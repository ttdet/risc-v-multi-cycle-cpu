==> flow/design.v <==
module Register_NegEdge (
    input[15:0] D,
    input CLK,
	input RST,
    input WRT,
    output reg[15:0] Q
);
always @(negedge CLK) begin
    if (RST == 1) begin
        Q = 0;
    end else begin
        if (WRT == 1) begin
            Q = D;
        end
    end
end
endmodule
Step by step through the tools: Register_NegEdge
The steps from the RTL of Register_NegEdge to its reports follow in flow order.
Lines are those of the file above, counted from 1.
Operators: Yosys type, input widths -> output width; for muxes data width and select width s.
Not given: -
Inputs
  top: Register_NegEdge
  clock input: CLK
  library: sky130hd
  library corner: tt_025C_1v80

Elaborated design
Counts by Yosys on the flattened word-level netlist (proc, flatten, opt, wreduce; memories kept). Register bits leave out memories and registers merged into their read ports (data or address); mux counts leave out enables and synchronous resets folded into registers. Print and check cells are left out. Cells with the same type and inputs are merged into one.
Word-level totals
  cells after elaboration: 1
  flip-flop bits (word level): 16
  input bits: 19
  output and inout bits: 16

Longest topological paths
Longest topological path by Yosys (ltp), each cell counted once; first at word level (registers and memories cut), then after technology mapping (sequential cells cut; the memories' decode and read muxes count).
Depth
  depth after elaboration: 0
  ABC_AREA: 0
  gate-level depth with buffers: 4
  mapped depth without buffers: 2

Synthesis result
Yosys stat after the flow's synthesis: flattened, memories mapped to cells. It holds for the ABC_AREA given above (unset counts as 0); a run with the other value may have another netlist.
Synthesis totals
  flip-flop cells: 16
  cell area after synthesis: 0.0005843 mm2
  mapped cells: 53
  area of sequential cells: 0.0003203 mm2
Cells by type
  sky130_fd_sc_hd__dfxtp_1: number 16, total area 320.307 um2
  sky130_fd_sc_hd__mux2i_1: number 16, total area 160.154 um2
  sky130_fd_sc_hd__nor2_1: number 16, total area 60.058 um2
  sky130_fd_sc_hd__buf_12: number 1, total area 20.019 um2
  sky130_fd_sc_hd__buf_6: number 1, total area 11.261 um2
  sky130_fd_sc_hd__buf_2: number 1, total area 5.005 um2
  sky130_fd_sc_hd__buf_1: number 1, total area 3.754 um2
  sky130_fd_sc_hd__inv_1: number 1, total area 3.754 um2

Ticket comment

Register_NegEdge on sky130hd: 2 stored runs with different settings, listed in no order. Input and output delays are each 20% of the period that was set; the output load is 0.01 pF.

Entry A
==> flow/run.sh <==
#!/bin/bash
# the make line also repeats the synthesis and layout settings of config.mk as NAME=value (left out here)
make -C /OpenROAD-flow-scripts/flow DESIGN_CONFIG=/design/flow/config.mk WORK_HOME=/design/flow/orfs CLKGATE_MAP_FILE= finish
==> flow/config.mk <==
export PLATFORM = sky130hd
export DESIGN_NAME = Register_NegEdge
export DESIGN_NICKNAME = Register_NegEdge
export VERILOG_FILES = /design/flow/design.v
export SDC_FILE = /design/flow/constraint.sdc
export NUM_CORES = 4
export LEC_CHECK = 0
export CAP_MARGIN = 20
export CELL_PAD_IN_SITES_GLOBAL_PLACEMENT = 1
export CORE_MARGIN = 2
export CORE_UTILIZATION = 51
export MIN_ROUTING_LAYER = met2
export PLACE_DENSITY_LB_ADDON = 0.14
export SETUP_SLACK_MARGIN = 0.07
export SLEW_MARGIN = 20
==> flow/constraint.sdc <==
create_clock -name core_clock -period 2.94 [get_ports {CLK}]
set_input_delay 0.5880 -clock core_clock [delete_from_list [all_inputs] [get_ports {CLK}]]
set_output_delay 0.5880 -clock core_clock [all_outputs]
set_load 0.01 [all_outputs]

==> results of entry A <==
did not finish, placement stopped with FLW-0024

Entry B
==> flow/run.sh <==
#!/bin/bash
# the make line also repeats the synthesis and layout settings of config.mk as NAME=value (left out here)
make -C /OpenROAD-flow-scripts/flow DESIGN_CONFIG=/design/flow/config.mk WORK_HOME=/design/flow/orfs CLKGATE_MAP_FILE= finish
==> flow/config.mk <==
export PLATFORM = sky130hd
export DESIGN_NAME = Register_NegEdge
export DESIGN_NICKNAME = Register_NegEdge
export VERILOG_FILES = /design/flow/design.v
export SDC_FILE = /design/flow/constraint.sdc
export NUM_CORES = 4
export LEC_CHECK = 0
export CAP_MARGIN = 20
export CELL_PAD_IN_SITES_GLOBAL_PLACEMENT = 3
export CORE_MARGIN = 10
export CORE_UTILIZATION = 72
export CTS_CLUSTER_SIZE = 85
export GPL_TIMING_DRIVEN = 1
export HOLD_SLACK_MARGIN = 0.09
export MAX_ROUTING_LAYER = met4
export PLACE_DENSITY_LB_ADDON = 0.07
export SLEW_MARGIN = 0
==> flow/constraint.sdc <==
create_clock -name core_clock -period 3.1 [get_ports {CLK}]
set_input_delay 0.6200 -clock core_clock [delete_from_list [all_inputs] [get_ports {CLK}]]
set_output_delay 0.6200 -clock core_clock [all_outputs]
set_load 0.01 [all_outputs]

==> results of entry B <==
did not finish, floorplanning stopped with PDN-0185
